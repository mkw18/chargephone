==> flow/design.v <==
module scan (CLK,C,R,startSet);
   input CLK;
	input [3:0] C;
	output reg [3:0] R;
	output reg startSet;
	reg [1:0] round;
	reg isPush;
	reg [13:0] negCnt;
	reg [13:0] posCnt;
	initial
	   begin
		R<=4'b0;
		startSet<=1'b0;
		round<=2'b0;
		isPush<=1'b0;
		negCnt<=4'b0;
		posCnt<=4'b0;
		end
	always @ (posedge CLK)
	   begin
	   if (!isPush)
		begin
			if (C==4'b1111)
			begin
				startSet<=0;
				posCnt<=0;
				case (round)
				0: R=4'b0111;
				1: R=4'b1011;
				2: R=4'b1101;
				3: R=4'b1110;
				endcase
				round=round+1;
			end
			else isPush<=1;
		end
		else
		begin
			if (C==4'b1111)
			begin
				negCnt<=0;
				if(posCnt<4000) posCnt=posCnt+1;
				else isPush<=0;
			end
			else if (negCnt<4000) negCnt=negCnt+1;
			else 
			begin
				startSet=1;
				negCnt<=0;
				posCnt<=0;  
			end
		end
	end
endmodule
Tool chain data of scan
What the tools print for scan, step after step.
Line numbers count from 1 in the design file above.
Operators: Yosys type, input widths -> output width; for muxes data width and select width s.
A cell with n/a has no value.
Design
  top: scan
  clock: CLK
  library: sky130hd
  corner: tt_025C_1v80

After elaboration
Source: Yosys, flattened and elaborated, memories not mapped. Widths are those after wreduce. Registers that Yosys merges into a memory's read port (data or address) are not register bits. Print and check cells do not count. Equal cells are merged and count once.
Bit counts
  bits of input ports: 5
  bits in registers: 36
Operators by class
  mux-type cells: 14
  equality and inequality tests: 7
  bitwise logic cells: 2
  reductions and logical operators: 6
  add/subtract/negate cells: 3
  order comparisons: 2
Operators with widths (count)
  $mux 14: 5
  $add 14x1->14 const B: 2
  $lt 14x12->1 const B: 2
  $pmux 4 s4: 1
  $mux 1: 8
  $reduce_and 3->1: 2
  $eq 2x2->1 const B: 2
  $ne 2x2->1 const B: 2
  $eq 4x4->1 const B: 1
  $ne 3x2->1 const B: 1
  $not 1->1: 2
  $add 2x1->2 const B: 1
  $eq 2x1->1 const B: 1
  $logic_not 2->1: 1
  $reduce_and 2->1: 1
  $reduce_bool 2->1: 1
  $reduce_or 2->1: 1

Logic depth
Longest topological path by Yosys (ltp), each cell counted once; first at word level (registers and memories cut), then after technology mapping (sequential cells cut; the memories' decode and read muxes count).
Depth
  depth in word-level cells: 4
  ABC_AREA: 1
  depth in mapped cells: 8
  gate-level depth less buffers: 8

Synthesis result
The flow's flattened synthesis, as Yosys stat reports it; memories are mapped. The netlist is that of the ABC_AREA named above (0 if unset); the other value can give another one.
Cell types (count)
  sky130_fd_sc_hd__edfxtp_1: 35
  sky130_fd_sc_hd__nand2_1: 44
  sky130_fd_sc_hd__nor2_1: 39
  sky130_fd_sc_hd__inv_1: 29
  sky130_fd_sc_hd__ha_1: 6
  sky130_fd_sc_hd__nand3_1: 12
  sky130_fd_sc_hd__a21oi_1: 10
  sky130_fd_sc_hd__nor2_4: 4
  sky130_fd_sc_hd__nand4_1: 6
  sky130_fd_sc_hd__dfxtp_1: 1
  sky130_fd_sc_hd__nand3_2: 2
  sky130_fd_sc_hd__o21ai_1: 4
  sky130_fd_sc_hd__xor2_1: 2
  sky130_fd_sc_hd__o21a_1: 2
  sky130_fd_sc_hd__nand2_2: 2
  sky130_fd_sc_hd__nor3_2: 1
  sky130_fd_sc_hd__xnor2_1: 1
  sky130_fd_sc_hd__buf_4: 1
Other cell types: 7; their cells: 8.
Mapped netlist
  flip-flops: 36
  area of sequential cells: 1071.0 µm²
  buffers: 1
  mapped area: 1911.8 µm²
  standard cells after synthesis: 209

Path before layout
OpenSTA on the mapped netlist: ideal clock, no wires. The path of least setup slack (recovery checks aside). Input and output delay are each 20% of the period. Register names are those of the netlist, which keeps one name where synthesis merged equal registers.
Timing post-synthesis
  path kind: input to register
  start point: input port C[3]
  end point: register posCnt[0]
  setup time: 0.384 ns
  clock period: 4.74 ns
  required time: 4.356 ns
  arrival: 2.003 ns
  path delay: 1.439 ns
  input delay: 0.948 ns
  path slack: 2.352 ns
  launch time at the first pin: 0.948 ns
  driving pins on the path: 6
  synthesis period reached: 2.388 ns
"path delay" = arrival - input delay + setup time.
"driving pins on the path" counts driving pins, that of a launching flip-flop among them; a cell with two outputs on the path counts twice.
"synthesis period reached" = period - worst setup slack (recovery checks aside). The figure is calculated, with input and output delays left at 20% of the set period.
The rows between start and end are the longest chain of elaborated cells between them; the timing report does not say that the signal goes this way. Where chains are equally long, one stands for them.
A line is the first line of the expression or statement that the cell stems from. Yosys adds cells for indexed reads and writes and turns some case tables into memories.
A register here has more assigning lines than the two given.
Only ways into the end's enable, where the timed path ends, are counted here.
Between the ends, post-synthesis
  path through: sky130_fd_sc_hd__nand2_1 sky130_fd_sc_hd__nor2_2 sky130_fd_sc_hd__nor2_1 sky130_fd_sc_hd__o21ai_1 sky130_fd_sc_hd__nand2_1 sky130_fd_sc_hd__nor2_1
  length of the longest elaborated chain: 3
  elaborated cells between the ends (all ways): 5
  classes of those cells: eq/ne (3); reduce/logical (2)
Ends and longest elaborated chain, post-synthesis
  from (decl): RTL line 3  | input [3:0] C;
  $eq 4x4->1: RTL line 39  | if (C==4'b1111)
  $ne 2x2->1
  $reduce_and 3->1
  to (assign): RTL line 42  | if(posCnt<4000) posCnt=posCnt+1;
  to (assign): RTL line 50  | posCnt<=0;
  to (decl): RTL line 9  | reg [13:0] posCnt;

Path in the finished layout
From the final timing report of flow run 1: the path of least setup slack in the routed layout; clock arrival at registers is part of the times.
Timing post-layout
  path kind: input to register
  start point: input port C[1]
  end point: register posCnt[8]
  driving pins on the path: 8
  clock period: 4.88 ns
  setup time: 0.29 ns
  launch time at the first pin: 0.98 ns
  required time: 4.88 ns
  input delay: 0.98 ns
  arrival: 3.15 ns
  path slack: 1.74 ns
The rows between start and end are the longest chain of elaborated cells between them; the timing report does not say that the signal goes this way. Where chains are equally long, one stands for them.
A register here has more assigning lines than the two given.
Only ways into the end's enable, where the timed path ends, are counted here.
Between the ends, post-layout
  path through: sky130_fd_sc_hd__clkdlybuf4s50_1 sky130_fd_sc_hd__nand2_1 sky130_fd_sc_hd__nor2_2 sky130_fd_sc_hd__nor2_1 sky130_fd_sc_hd__o21ai_1 sky130_fd_sc_hd__nand2_1 sky130_fd_sc_hd__nor2_1 sky130_fd_sc_hd__buf_4
  length of the longest elaborated chain: 3
  elaborated cells between the ends (all ways): 5
  classes of those cells: eq/ne (3); reduce/logical (2)
Ends and longest elaborated chain, post-layout
  from (decl): RTL line 3  | input [3:0] C;
  $eq 4x4->1: RTL line 39  | if (C==4'b1111)
  $ne 2x2->1
  $reduce_and 3->1
  to (assign): RTL line 42  | if(posCnt<4000) posCnt=posCnt+1;
  to (assign): RTL line 50  | posCnt<=0;
  to (decl): RTL line 9  | reg [13:0] posCnt;

==> runs of scan <==
Measured results for scan: 2 stored runs of the Yosys and OpenROAD flow on sky130hd. The settings differ; the order carries no meaning. The constraints put input and output delay at 20% of the set period each and load the outputs with 0.01 pF.
"achieved clock period (ns)" = clock period - worst setup slack. The figure is calculated, with input and output delays left at 20% of the set period.
"finish__power__total" rests on the timing tool's default activity at the inputs, not on a simulated workload.

Flow files of flow run 1
==> flow/run.sh <==
#!/bin/bash
# the make line also repeats the synthesis and layout settings of config.mk as NAME=value (left out here)
make -C /OpenROAD-flow-scripts/flow DESIGN_CONFIG=/design/flow/config.mk WORK_HOME=/design/flow/orfs CLKGATE_MAP_FILE= finish
==> flow/config.mk <==
export PLATFORM = sky130hd
export DESIGN_NAME = scan
export DESIGN_NICKNAME = scan
export VERILOG_FILES = /design/flow/design.v
export SDC_FILE = /design/flow/constraint.sdc
export NUM_CORES = 4
export LEC_CHECK = 0
export ABC_AREA = 1
export CAP_MARGIN = 20
export CELL_PAD_IN_SITES_GLOBAL_PLACEMENT = 3
export CORE_MARGIN = 2
export CORE_UTILIZATION = 24
export CTS_CLUSTER_DIAMETER = 192
export PLACE_DENSITY_LB_ADDON = 0.05
export SLEW_MARGIN = 0
export TNS_END_PERCENT = 20
==> flow/constraint.sdc <==
create_clock -name core_clock -period 4.88 [get_ports {CLK}]
set_input_delay 0.9760 -clock core_clock [delete_from_list [all_inputs] [get_ports {CLK}]]
set_output_delay 0.9760 -clock core_clock [all_outputs]
set_load 0.01 [all_outputs]

report of flow run 1
yosys chip area after synthesis (um^2): 1911.8
finish__design__die__area: 8695.6
finish__design__instance__utilization: 0.2905
finish__timing__setup__ws: 1.735
finish__power__total: 6.664e-04
achieved clock period (ns): 3.145

Flow files of flow run 2
==> flow/run.sh <==
#!/bin/bash
# the make line also repeats the synthesis and layout settings of config.mk as NAME=value (left out here)
make -C /OpenROAD-flow-scripts/flow DESIGN_CONFIG=/design/flow/config.mk WORK_HOME=/design/flow/orfs CLKGATE_MAP_FILE= finish
==> flow/config.mk <==
export PLATFORM = sky130hd
export DESIGN_NAME = scan
export DESIGN_NICKNAME = scan
export VERILOG_FILES = /design/flow/design.v
export SDC_FILE = /design/flow/constraint.sdc
export NUM_CORES = 4
export LEC_CHECK = 0
export ABC_AREA = 0
export CAP_MARGIN = 30
export CORE_MARGIN = 2
export CORE_UTILIZATION = 21
export CTS_CLUSTER_SIZE = 49
export GPL_TIMING_DRIVEN = 0
export PLACE_DENSITY_LB_ADDON = 0.0
export SETUP_SLACK_MARGIN = -0.0
export SLEW_MARGIN = 0
export TNS_END_PERCENT = 25
==> flow/constraint.sdc <==
create_clock -name core_clock -period 1.76 [get_ports {CLK}]
set_input_delay 0.3520 -clock core_clock [delete_from_list [all_inputs] [get_ports {CLK}]]
set_output_delay 0.3520 -clock core_clock [all_outputs]
set_load 0.01 [all_outputs]

report of flow run 2
yosys chip area after synthesis (um^2): 1786.7
finish__design__die__area: 9262.1
finish__design__instance__utilization: 0.2718
finish__timing__setup__ws: 0.071
finish__power__total: 1.740e-03
achieved clock period (ns): 1.689
