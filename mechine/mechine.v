==> flow/design.v <==
module mechine(CLK,startSet,num,start,clear,enter,money,restime);
   input CLK,startSet,start,clear,enter;
	input [4:0] num;
	output reg [7:0] money;
	output reg [7:0] restime;
	parameter S0 = 2'b00, S1 = 2'b01, S2 = 2'b10;
	parameter second = 25000;
	parameter pause = 250000;
	reg [1:0] state;
	reg timer;
	reg [17:0] pause_count;
	reg [14:0] time_count;
	reg [7:0]next_money;
	reg last_set;
	wire set = ((last_set != startSet) && startSet);
	reg reset;
	initial
	begin
	   state <= S0;
		timer <= 0;
		pause_count <= 0;
		time_count <= 0;
		money <= 8'hff;
		restime <= 8'hff;
		reset = 0;
	end
	always @ (posedge CLK)
	begin
	reset = 0;  
	   case (state)
		S0:
		begin
		   if (set)
			begin
			   if (start)
				begin
					state <= S1;
					money <= 0;
					restime <= 0;
					timer <= 1;
				end
				else
				   state <= S0;
			end
			else
			begin
			   state <= S0;
				money <= 8'hff;
				restime <= 8'hff;
			end
		end
		S1:
		begin
		   if (money == 8'hff && restime == 8'hff)
			   state <= S0;
			else
			begin
			   if (set)
				begin
				   if (enter)
					   state <= S2;
					else
					begin
					   state <= S1;
						if (clear || start)
						begin
						   if (clear)
							begin
							   money <= 0;
								restime <= 0;
							   reset = 1;
								timer <= 1;
								pause_count <= 0;
							end
							else
							begin
							   if (money == 8'hff && restime == 8'hff)
								begin
								   money <= 0;
									restime <= 0;
								end
								if (money == 0)
								begin
								   reset = 1;
									timer <= 1;
									pause_count <= 0;
								end
							end
						end
						else if (num < 10)
						begin
						   timer <= 0;
							pause_count <= 0;
							next_money = (money * 10 + num) % 100;
							if (next_money > 20)
							begin
							   money <= 20;
								restime <= 40;
							end
							else
							begin
								money <= next_money;
								restime <= next_money * 2;
							end
						end
					end
				end
				if (timer && (!reset))
				begin
				   if (pause_count < pause)
					   pause_count <= pause_count + 1;
					else
					begin
					   pause_count <= pause + 1;
						state <= S0;
						timer <= 0;
						pause_count <= 0;
					end
				end
			end
		end
		S2:
		begin
			if (restime == 0)
				money <= 0;
			else
			begin
				if (time_count < second)
					time_count <= time_count + 1;
				else
					time_count <= 0;
				if (time_count == second - 1)
				begin
					if (restime != 0)
						restime <= restime - 1;
					if (restime == 1)
						money <= 0;
				end
			end
			if (money == 0)
			begin
			   state <= S1;
				timer <= 1;
				pause_count <= 0;
			end
		end
		endcase
		last_set <= startSet;
	end
endmodule
# Tool chain data of mechine
# The steps from the RTL of mechine to its reports follow in flow order.
# Lines are those of the file above, counted from 1.
# Operators carry their Yosys type and port widths (W data, S select, Z words).
inputs:
  top_module: "mechine"
  clk_port: "CLK"
  library: "sky130hd"
  lib_corner: "tt_025C_1v80"

# Word level
# Yosys after proc, flatten, opt, wreduce and memory -nomap, before mapping. Memory bits, and registers merged into a memory's read port (data or address), are not among the register bits. Print and check cells are not counted. Equal cells are merged and count once.
classes:
  eq_ne: 24
  n_reduce_logical: 17
  n_mux: 61
  cmp: 4
  n_logic: 1
  multipliers: 1
  n_addsub: 4
  div: 1
ops:
  columns: ["operator", "n"]
  rows:
  - ["$mod A32 B7 Y32 const B", 1]
  - ["$mux W8", 21]
  - ["$mux W18", 9]
  - ["$pmux W8 S3", 2]
  - ["$pmux W18 S2", 1]
  - ["$mul A8 B3 Y11 const B", 1]
  - ["$ne A3 B3 Y1 const B", 7]
  - ["$mux W1", 20]
  - ["$add A18 B1 Y18 const B", 1]
  - ["$lt A18 B18 Y1 const B", 1]
  - ["$ne A2 B2 Y1 const B", 9]
  - ["$eq A8 B8 Y1 const B", 2]
  - ["$logic_not A8 Y1", 2]
  - ["$add A15 B1 Y15 const B", 1]
  - ["$lt A15 B15 Y1 const B", 1]
  - ["$eq A15 B15 Y1 const B", 1]
  - ["$add A12 B5 Y13", 1]
  - ["$mux W2", 6]
  - ["$reduce_and A10 Y1", 1]
  - ["$reduce_and A9 Y1", 1]
  - ["$sub A8 B1 Y8 const B", 1]
  - ["$eq A8 B1 Y1 const B", 1]
  - ["$gt A8 B5 Y1 const B", 1]
  - ["$reduce_bool A8 Y1", 1]
  - ["$pmux W2 S3", 1]
  - ["$lt A5 B4 Y1 const B", 1]
  - ["$reduce_and A5 Y1", 1]
  - ["$reduce_and A2 Y1", 2]
# Other operator kinds: 13; their cells: 15.
bits:
  out_inout_bits: 16
  word_cells: 120
  in_bits: 10
  reg_bits: 53

# Logic depth
# Depth = most cells in a row (Yosys ltp): at word level without a register or memory, in the mapped netlist without a sequential cell, where the memories' decode and read muxes count.
logic_depth:
  word_depth: 13
  ABC_AREA: 0
  ltp_mapped: 23
  mapped_depth_nobuf: 22

# Netlist
# Yosys stat after the flow's synthesis: flattened, memories mapped to cells. It holds for the ABC_AREA given above (unset counts as 0); a run with the other value may have another netlist.
# The area totals of this step are shown rounded.
synth_totals:
  ff_cells: 53
  mapped_cells: 578
  yosys_area_mm2: 0.005052
  buffers: 12
by_type:
  columns: ["cell", "n", "area_total_um2"]
  rows:
  - ["sky130_fd_sc_hd__edfxtp_1", 52, 1.56E+03]
  - ["sky130_fd_sc_hd__ha_1", 26, 325.312]
  - ["sky130_fd_sc_hd__o21ai_0", 60, 300.288]
  - ["sky130_fd_sc_hd__nor2_1", 70, 262.752]
  - ["sky130_fd_sc_hd__xnor2_1", 22, 192.685]
  - ["sky130_fd_sc_hd__nand2_1", 45, 168.912]
  - ["sky130_fd_sc_hd__a21oi_1", 25, 125.12]
  - ["sky130_fd_sc_hd__nand3_1", 24, 120.115]
  - ["sky130_fd_sc_hd__and3_1", 18, 112.608]
  - ["sky130_fd_sc_hd__xor2_1", 11, 96.342]
  - ["sky130_fd_sc_hd__inv_1", 23, 86.333]
  - ["sky130_fd_sc_hd__a211oi_1", 11, 82.579]
  - ["sky130_fd_sc_hd__o211ai_1", 8, 60.058]
  - ["sky130_fd_sc_hd__a2111oi_4", 2, 55.053]
  - ["sky130_fd_sc_hd__nor3_1", 11, 55.053]
  - ["sky130_fd_sc_hd__nand4_1", 8, 50.048]
  - ["sky130_fd_sc_hd__nor4_1", 8, 50.048]
  - ["sky130_fd_sc_hd__a21o_1", 6, 45.043]
# Not listed: further types 69, cells in them 148.

# Timing after synthesis
# Path of least setup slack by OpenSTA after synthesis, without wires, with an ideal clock, recovery checks aside; 20% of the period is set as input and as output delay. Where synthesis merged equal registers, the netlist keeps one of their names.
synth_timing:
  kind: "input-to-reg"
  start: "in num[1]"
  end: "reg restime[4]"
  path_slack_ps: -386
  arrival_ps: 6048
  t_first_pin_ps: 1164
  path_delay_ps: 5042
  t_required_ps: 5662
  setup_ps: 158
  path_buffers: 1
  stages: 21
  clock_period_ps: 5820
  period_less_setup_slack_ps: 6206
# "path_delay_ps" is the arrival time less input delay plus setup time.
# "stages" counts driving pins, that of a launching flip-flop among them; a cell with two outputs on the path counts twice.
# "period_less_setup_slack_ps" = period - worst setup slack (recovery checks aside). The figure is calculated, with input and output delays left at 20% of the set period.
# The rows between start and end are the longest chain of elaborated cells between them; the timing report does not say that the signal goes this way. Where chains are equally long, one stands for them.
# Each line given opens the expression or statement behind the cell; cells for indexed reads and writes are added by Yosys, which also makes memories of some case tables.
# At most two assigning lines are given for a register; there are more.
# The path ends at the data pin of a flip-flop with enable; ways to the enable are not counted.
synth_via:
  path_cell_list: "sky130_fd_sc_hd__ha_1 > sky130_fd_sc_hd__fa_1 > sky130_fd_sc_hd__nand3_1 > sky130_fd_sc_hd__and2_1 > sky130_fd_sc_hd__clkbuf_1 > sky130_fd_sc_hd__nor2_1 > sky130_fd_sc_hd__xnor2_1 > sky130_fd_sc_hd__a31o_2 > sky130_fd_sc_hd__o21ai_1 > sky130_fd_sc_hd__a221oi_4 > sky130_fd_sc_hd__a311oi_2 > sky130_fd_sc_hd__a21oi_4 > sky130_fd_sc_hd__o221ai_2 > sky130_fd_sc_hd__a32o_1 > sky130_fd_sc_hd__and2_4 > sky130_fd_sc_hd__a22o_1 > sky130_fd_sc_hd__a2111oi_4 > sky130_fd_sc_hd__o31ai_4 > sky130_fd_sc_hd__a211o_1 > sky130_fd_sc_hd__a211o_1 > sky130_fd_sc_hd__o211ai_1"
  elab_chain_len: 10
synth_rtl:
  columns: ["item", "line", "source"]
  rows:
  - ["start, declared", 3, "input [4:0] num;"]
  - ["$add A12 B5 Y13", 94, "next_money = (money * 10 + num) % 100;"]
  - ["$mod A32 B7 Y32", 94, null]
  - ["$gt A8 B5 Y1", 95, "if (next_money > 20)"]
  - ["$mux W8", 95, null]
  - ["$mux W8", 90, "else if (num < 10)"]
  - ["$mux W8", 65, "if (clear || start)"]
  - ["$mux W8", 60, "if (enter)"]
  - ["$mux W8", 58, "if (set)"]
  - ["$mux W8", 54, "if (money == 8'hff && restime == 8'hff)"]
  - ["$pmux W8 S3", 30, "case (state)"]
  - ["end, assigned", 103, "restime <= next_money * 2;"]
  - ["end, assigned", 135, "restime <= restime - 1;"]
  - ["end, declared", 5, "output reg [7:0] restime;"]

# Worst path after layout
# From the final timing report of entry B: the path of least setup slack in the routed layout; clock arrival at registers is part of the times.
# The path's times are printed in steps of 10 ps; the period is the one set.
layout_timing:
  kind: "input-to-reg"
  start: "in num[3]"
  end: "reg restime[4]"
  setup_ps: 150
  path_slack_ps: 690
  t_required_ps: 8140
  t_first_pin_ps: 1600
  stages: 20
  clock_period_ps: 8000
  arrival_ps: 7450
  path_buffers: 1
# The rows between start and end are the longest chain of elaborated cells between them; the timing report does not say that the signal goes this way. Where chains are equally long, one stands for them.
# At most two assigning lines are given for a register; there are more.
# The path ends at the data pin of a flip-flop with enable; ways to the enable are not counted.
layout_via:
  path_cell_list: "sky130_fd_sc_hd__clkdlybuf4s50_1 > sky130_fd_sc_hd__ha_1 > sky130_fd_sc_hd__o21ai_1 > sky130_fd_sc_hd__o21ba_1 > sky130_fd_sc_hd__nor4_2 > sky130_fd_sc_hd__xnor2_1 > sky130_fd_sc_hd__nand2b_1 > sky130_fd_sc_hd__a2111o_1 > sky130_fd_sc_hd__nand3_2 > sky130_fd_sc_hd__a21o_1 > sky130_fd_sc_hd__a21oi_1 > sky130_fd_sc_hd__nand3b_1 > sky130_fd_sc_hd__a32o_1 > sky130_fd_sc_hd__and2_4 > sky130_fd_sc_hd__a22o_1 > sky130_fd_sc_hd__a2111oi_4 > sky130_fd_sc_hd__o31ai_4 > sky130_fd_sc_hd__a211o_1 > sky130_fd_sc_hd__a211o_1 > sky130_fd_sc_hd__o211ai_1"
  elab_chain_len: 10
layout_rtl:
  columns: ["item", "line", "source"]
  rows:
  - ["start, declared", 3, "input [4:0] num;"]
  - ["$add A12 B5 Y13", 94, "next_money = (money * 10 + num) % 100;"]
  - ["$mod A32 B7 Y32", 94, null]
  - ["$gt A8 B5 Y1", 95, "if (next_money > 20)"]
  - ["$mux W8", 95, null]
  - ["$mux W8", 90, "else if (num < 10)"]
  - ["$mux W8", 65, "if (clear || start)"]
  - ["$mux W8", 60, "if (enter)"]
  - ["$mux W8", 58, "if (set)"]
  - ["$mux W8", 54, "if (money == 8'hff && restime == 8'hff)"]
  - ["$pmux W8 S3", 30, "case (state)"]
  - ["end, assigned", 103, "restime <= next_money * 2;"]
  - ["end, assigned", 135, "restime <= restime - 1;"]
  - ["end, declared", 5, "output reg [7:0] restime;"]

# Top module mechine; platform sky130hd; tools Yosys and OpenROAD; 2 stored runs in no particular order. Input and output delays are each 20% of the period that was set; the output load is 0.01 pF.
# "worst_path_allowed_less_slack_ps" is the time allowed to the run's worst setup path (the clock period less input and output delay, where it has them) less its slack. Clock arrival times count: a late capture clock shortens it, a late launch clock lengthens it.
# "worst_path_allowed_less_slack_ps" is known to 10 ps.
# The results are shown rounded.
runs:
  - name: "entry A"
    settings:
      period_ns: 7.57
      CORE_UTILIZATION: 62
      SETUP_SLACK_MARGIN: 0.88
      CELL_PAD_IN_SITES_DETAIL_PLACEMENT: 2
      ABC_AREA: 0
      CTS_CLUSTER_SIZE: 56
      CTS_CLUSTER_DIAMETER: 383
      MIN_ROUTING_LAYER: "met2"
      MAX_ROUTING_LAYER: "met5"
      CAP_MARGIN: 20
      CORE_MARGIN: 2
      SLEW_MARGIN: 20
    outcome: "did not finish, placement stopped with DPL-0033"
  - name: "entry B"
    settings:
      period_ns: 8.0
      SETUP_SLACK_MARGIN: 0.27
      CAP_MARGIN: 20
      CORE_MARGIN: 2
      CORE_UTILIZATION: 40
      SLEW_MARGIN: 20
    results:
      ws_setup_ps: 691
      fin_util_frac: 0.454
      design_die_area_mm2: 0.01355
      synthesis_area_mm2: 0.005052
      setup_tns_ps: 0
      worst_path_allowed_less_slack_ps: 5710
      worst_setup_path_type: "input-to-reg"
      final_stdcell_area_mm2: 0.005664
